==> flow/design.v <==
`timescale 1ns / 1ps
module UART_tx(
    input        rst,
    input        clk,
    input        load,
    input  [7:0] data_in,
    output       txd_out,
    output       busy
    );
   reg 		  shift;
   reg  [3:0] state;
   reg [10:0] cntr;
   reg  [7:0] TXD;
   reg        Dout;
   parameter  IDLE = 0;
   parameter START = 1;
   parameter  BIT0 = 2;
   parameter  BIT1 = 3;
   parameter  BIT2 = 4;
   parameter  BIT3 = 5;
   parameter  BIT4 = 6;
   parameter  BIT5 = 7;
   parameter  BIT6 = 8;
   parameter  BIT7 = 9;
   parameter  STOP = 10;
   parameter  NXTB = 11;
   parameter  Dprs = 8'b11111111;
   parameter  Frqz = 1302;       
   wire   wrap;
   assign wrap = (cntr == Frqz-1);
    always @(posedge clk) begin
        if(rst) begin
            state <= IDLE;
            TXD   <= Dprs;
            cntr  <= 0;
        end
        else begin
            case(state)
                IDLE:   begin
                            if (load) begin
                                state <= START;
                                TXD <= data_in;
                            end
                            else begin
                                state <= state;
                                TXD <= Dprs;
                            end
                            cntr <= 0;                                                            
                        end
                START,                           
                BIT0,
                BIT1,
                BIT2,
                BIT3,
                BIT4,
                BIT5,
                BIT6,
                BIT7:   begin
                            if (wrap) begin
                                state <= state + 1;
                                cntr  <= 0;
                            end
                            else begin
                                state <= state;
                                cntr  <= cntr + 1;
                            end
                            TXD <= TXD;
                        end
                STOP:   begin
                            if (load) begin
                                TXD <= data_in;
                                if (wrap) begin
                                    state <= START;
                                    cntr  <= 0;
                                end
                                else begin
                                    state <= state + 1;
                                    cntr  <= cntr + 1;
                                end
                             end
                             else begin
                                TXD <= Dprs;
                                if (wrap) begin
                                    state <= IDLE;
                                    cntr  <= 0;
                                end
                                else begin
                                    state <= state;
                                     cntr <= cntr + 1;
                                end
                            end
                        end
                NXTB:   begin
                            if (wrap) begin
                                state <= START;
                                cntr <= 0;
                            end
                            else begin
                                state <= state;
                                cntr  <= cntr + 1;
                            end
                                TXD <= TXD;
                        end
                default: begin
                            state <= IDLE;
                             cntr <= 0;
                              TXD <= Dprs;
                         end
            endcase
        end
    end
    always @(state)
        case (state)
            IDLE: shift <= 1'b0;
           START: shift <= 1'b1;
            BIT0: shift <= 1'b1;
            BIT1: shift <= 1'b1;
            BIT2: shift <= 1'b1; 
            BIT3: shift <= 1'b1;
            BIT4: shift <= 1'b1;
            BIT5: shift <= 1'b1;
            BIT6: shift <= 1'b1;
            BIT7: shift <= 1'b1;
            STOP: shift <= 1'b0;
            NXTB: shift <= 1'b1;
         default: shift <= 1'b0;
        endcase
    assign busy = shift;
    always @(state, TXD)
        case (state)
            IDLE: Dout <= 1'b1;
           START: Dout <= 1'b0;
            BIT0: Dout <= TXD[0];
            BIT1: Dout <= TXD[1];
            BIT2: Dout <= TXD[2];
            BIT3: Dout <= TXD[3];
            BIT4: Dout <= TXD[4];
            BIT5: Dout <= TXD[5];
            BIT6: Dout <= TXD[6];
            BIT7: Dout <= TXD[7];
            STOP: Dout <= 1'b1;
            NXTB: Dout <= 1'b1;
         default: Dout <= 1'b1;
        endcase
    assign txd_out = Dout;
endmodule
# ---- Reports on UART_tx
# Tool output for the design above, in the order of the flow.
# Lines are those of the file above, counted from 1.
# Cell names lack the library's common part.
# The mark -- stands for no value.
dict set report setup {
  design {UART_tx}
  clock {clk}
  cell_library {sky130hd}
  lib_corner {tt_025C_1v80}
}

# ---- Elaborated design
# Source: Yosys, flattened and elaborated, memories not mapped. Widths are those after wreduce. Print and check cells do not count. Equal cells are merged and count once.
# Memory sizes are those after Yosys's memory passes, which may raise the word count (mostly to a power of two), join words into wider ones and drop unused or constant bits.
dict set report word_totals {
  inputBits 11
  wordCells 42
  out_inout_bits 2
  memories 1
  clocked_rd_ports_x_width 1
  regBits 23
  romBits 16
}
dict set report classes {
  add_sub_neg 2
  n_mux 12
  reduce_logical 7
  eq_ne 16
  n_logic 1
}
# memory size word_bits rd wr line_no
set memory_table {}
lappend memory_table {{(no name shown)} 16 1 1 0 113} ;# case (state)
# operator count
set ops {}
lappend ops {{4-bit two-way mux} 8}
lappend ops {{4-bit by 3-bit equality test with 1-bit output with constant B} 4}
lappend ops {{4-bit equality test with constant B} 4}
lappend ops {{8-bit parallel mux with 2-bit select} 1}
lappend ops {{4-bit parallel mux with 4-bit select} 1}
lappend ops {{11-bit by 1-bit adder with 11-bit output with constant B} 1}
lappend ops {{11-bit equality test with constant B} 1}
lappend ops {{11-bit OR reduction} 1}
lappend ops {{10-bit OR reduction} 1}
lappend ops {{9-bit OR reduction} 1}
lappend ops {{1-bit parallel mux with 9-bit select} 1}
lappend ops {{4-bit by 2-bit equality test with 1-bit output with constant B} 2}
lappend ops {{8-bit two-way mux} 1}
lappend ops {{2-bit inequality test with constant B} 3}
lappend ops {{4-bit by 1-bit adder with 4-bit output with constant B} 1}
lappend ops {{4-bit by 1-bit equality test with 1-bit output with constant B} 1}
lappend ops {{4-bit logical NOT} 1}
lappend ops {{4-bit AND reduction} 1}
lappend ops {{3-bit inequality test with constant B} 1}
lappend ops {{3-bit OR reduction} 1}
lappend ops {{2-bit OR reduction} 1}
lappend ops {{1-bit NOT} 1}

# ---- Logic depth
# Yosys ltp: most cells in a row. Word level: on the elaborated netlist, between registers, memories and ports. Mapped: between sequential cells and ports; inverters and the memories' decode and read muxes count.
dict set report depth {
  word_depth 6
  abc_area 0
  depth_mapped 9
  depth_no_buf 8
}

# ---- After synthesis
# The flow's flattened synthesis, as Yosys stat reports it; memories are mapped. The netlist is that of the ABC_AREA named above (0 if unset); the other value can give another one.
# The area totals of this step are shown rounded.
# cell_type count area_total_um2
set by_type {}
lappend by_type {dfxtp_1 24 480.461}
lappend by_type {nor2_1 26 97.594}
lappend by_type {ha_1 6 75.072}
lappend by_type {nor3b_1 9 67.565}
lappend by_type {o21ai_0 10 50.048}
lappend by_type {xor2_1 5 43.792}
lappend by_type {xnor2_1 4 35.034}
lappend by_type {a221oi_2 2 30.029}
lappend by_type {nand4b_1 3 26.275}
lappend by_type {nand3_1 5 25.024}
lappend by_type {buf_6 2 22.522}
lappend by_type {nand2_1 6 22.522}
lappend by_type {o21a_1 3 22.522}
lappend by_type {mux2i_1 2 20.019}
lappend by_type {nor4bb_1 2 20.019}
lappend by_type {inv_1 5 18.768}
lappend by_type {o21ai_2 2 17.517}
lappend by_type {a22oi_1 2 15.014}
# Not listed: further types 29, cells in them 37.
dict set report synth_totals {
  buffers 7
  ff_cells 24
  area_um2 1370
  seq_area_um2 480
  cell_count 155
}

# ---- Timing after synthesis
# Source: OpenSTA report_checks on the synthesized netlist (no wires, ideal clock, input and output delay 20% of the period each), path of least setup slack; recovery checks are left aside. Register names are those of the netlist, which keeps one name where synthesis merged equal registers.
dict set report synth_timing {
  kind {reg2out}
  start {reg state[0]}
  end {out txd_out}
  out_delay_ns 0.734
  arrival_time_ns 1.489
  t_first_pin_ns 0.000
  required_ns 2.936
  slack_ns 1.447
  stages 8
  path_buffers 0
  period_ns 3.67
  path_delay_ns 1.489
  period_less_setup_slack_ns 2.223
}
# "path_delay_ns" = arrival - input delay + setup time.
# A path that ends at an output port has no setup time.
# "stages" counts driving pins, that of a launching flip-flop among them; a cell with two outputs on the path counts twice.
# "period_less_setup_slack_ns" = period - worst setup slack (recovery checks aside). The figure is calculated, with input and output delays left at 20% of the set period.
# The rows between start and end are the longest chain of elaborated cells between them; the timing report does not say that the signal goes this way. Where chains are equally long, one stands for them.
# A line is the first line of the expression or statement that the cell stems from. Yosys adds cells for indexed reads and writes and turns some case tables into memories.
# At most two assigning lines are given for a register; there are more.
dict set report synth_via {
  path_cell_list {dfxtp_1 -> inv_1 -> ha_1 -> nor3_1 -> a22oi_1 -> nand2_1 -> nor2_1 -> o21ai_0}
  elab_chain_len 2
  cone_cells 10
  cone_classes {eq/ne: 9; mux: 1}
}
# element line_no
set synth_lines {}
lappend synth_lines {{start: declaration} 11} ;# reg  [3:0] state;
lappend synth_lines {{start: assignment} 45} ;# state <= state;
lappend synth_lines {{start: assignment} 60} ;# state <= state + 1;
lappend synth_lines {{4-bit equality test} 130} ;# case (state)
lappend synth_lines {{1-bit parallel mux with 9-bit select} 130}
lappend synth_lines {{end: declaration} 7} ;# output       txd_out,

# ---- Worst path after layout
# Path of least setup slack in the final report of flow run 1 (OpenROAD, finished layout, wires in). Where an end is a register, its clock arrival counts in the times.
dict set report layout_timing {
  kind {reg2out}
  start {reg state[1]}
  end {out txd_out}
  required_ns 1.65
  slack_ns -0.08
  path_buffers 1
  arrival_time_ns 1.73
  out_delay_ns 0.41
  stages 9
  period_ns 2.06
  t_first_pin_ns 0.31
}
# The rows between start and end are the longest chain of elaborated cells between them; the timing report does not say that the signal goes this way. Where chains are equally long, one stands for them.
# At most two assigning lines are given for a register; there are more.
dict set report layout_via {
  path_cell_list {dfxtp_4 -> inv_4 -> ha_4 -> a22o_1 -> a221oi_2 -> nor3b_1 -> nor2_1 -> o21ai_1 -> buf_2}
  elab_chain_len 2
  cone_cells 10
  cone_classes {eq/ne: 9; mux: 1}
}
# element line_no
set layout_lines {}
lappend layout_lines {{start: declaration} 11} ;# reg  [3:0] state;
lappend layout_lines {{start: assignment} 45} ;# state <= state;
lappend layout_lines {{start: assignment} 60} ;# state <= state + 1;
lappend layout_lines {{4-bit equality test} 130} ;# case (state)
lappend layout_lines {{1-bit parallel mux with 9-bit select} 130}
lappend layout_lines {{end: declaration} 7} ;# output       txd_out,

Subject: UART_tx on sky130hd, stored results

Hello all,

2 stored runs of UART_tx in the flow (synthesis by Yosys, layout by OpenROAD, sky130hd cells), in arbitrary order. Constraints: input delay and output delay 20% of the set period each, output load 0.01 pF.
"period_reached_ns" means the clock period less the worst setup slack. The figure is calculated, with input and output delays left at 20% of the set period.
"totalPower_mw" rests on the timing tool's default activity at the inputs, not on a simulated workload.
The results are shown rounded.

[flow] flow run 1: files
==> flow/run.sh <==
#!/bin/bash
# the make line also repeats the synthesis and layout settings of config.mk as NAME=value (left out here)
make -C /OpenROAD-flow-scripts/flow DESIGN_CONFIG=/design/flow/config.mk WORK_HOME=/design/flow/orfs CLKGATE_MAP_FILE= finish
==> flow/config.mk <==
export PLATFORM = sky130hd
export DESIGN_NAME = UART_tx
export DESIGN_NICKNAME = UART_tx
export VERILOG_FILES = /design/flow/design.v
export SDC_FILE = /design/flow/constraint.sdc
export NUM_CORES = 4
export LEC_CHECK = 0
export CAP_MARGIN = 20
export CORE_MARGIN = 2
export CORE_UTILIZATION = 40
export SLEW_MARGIN = 20
==> flow/constraint.sdc <==
create_clock -name core_clock -period 2.06 [get_ports {clk}]
set_input_delay 0.4120 -clock core_clock [delete_from_list [all_inputs] [get_ports {clk}]]
set_output_delay 0.4120 -clock core_clock [all_outputs]
set_load 0.01 [all_outputs]

[flow] flow run 1: metrics
[metrics] hold_ws_ns = 0.534
[metrics] timing.setup.ws_ns = -0.085
[metrics] design.die.area_um2 = 3910
[metrics] period_reached_ns = 2.145
[metrics] finish.utilization_pct = 58.4
[metrics] timing.setup.tns_ns = -0.146
[metrics] totalPower_mw = 1.67
[metrics] yosys_chip_area_um2 = 1370

[flow] flow run 2: files
==> flow/run.sh <==
#!/bin/bash
# the make line also repeats the synthesis and layout settings of config.mk as NAME=value (left out here)
make -C /OpenROAD-flow-scripts/flow DESIGN_CONFIG=/design/flow/config.mk WORK_HOME=/design/flow/orfs CLKGATE_MAP_FILE= finish
==> flow/config.mk <==
export PLATFORM = sky130hd
export DESIGN_NAME = UART_tx
export DESIGN_NICKNAME = UART_tx
export VERILOG_FILES = /design/flow/design.v
export SDC_FILE = /design/flow/constraint.sdc
export NUM_CORES = 4
export LEC_CHECK = 0
export ABC_AREA = 1
export CAP_MARGIN = 30
export CELL_PAD_IN_SITES_DETAIL_PLACEMENT = 1
export CELL_PAD_IN_SITES_GLOBAL_PLACEMENT = 2
export CORE_ASPECT_RATIO = 1.56
export CORE_MARGIN = 8
export CORE_UTILIZATION = 67
export CTS_CLUSTER_DIAMETER = 387
export GPL_TIMING_DRIVEN = 1
export MIN_ROUTING_LAYER = met1
export PLACE_DENSITY = 0.64
export SETUP_SLACK_MARGIN = 0.03
export SLEW_MARGIN = 20
==> flow/constraint.sdc <==
create_clock -name core_clock -period 1.35 [get_ports {clk}]
set_input_delay 0.2700 -clock core_clock [delete_from_list [all_inputs] [get_ports {clk}]]
set_output_delay 0.2700 -clock core_clock [all_outputs]
set_load 0.01 [all_outputs]

[flow] flow run 2: no final report: placement broke off with GPL-0301

Thanks
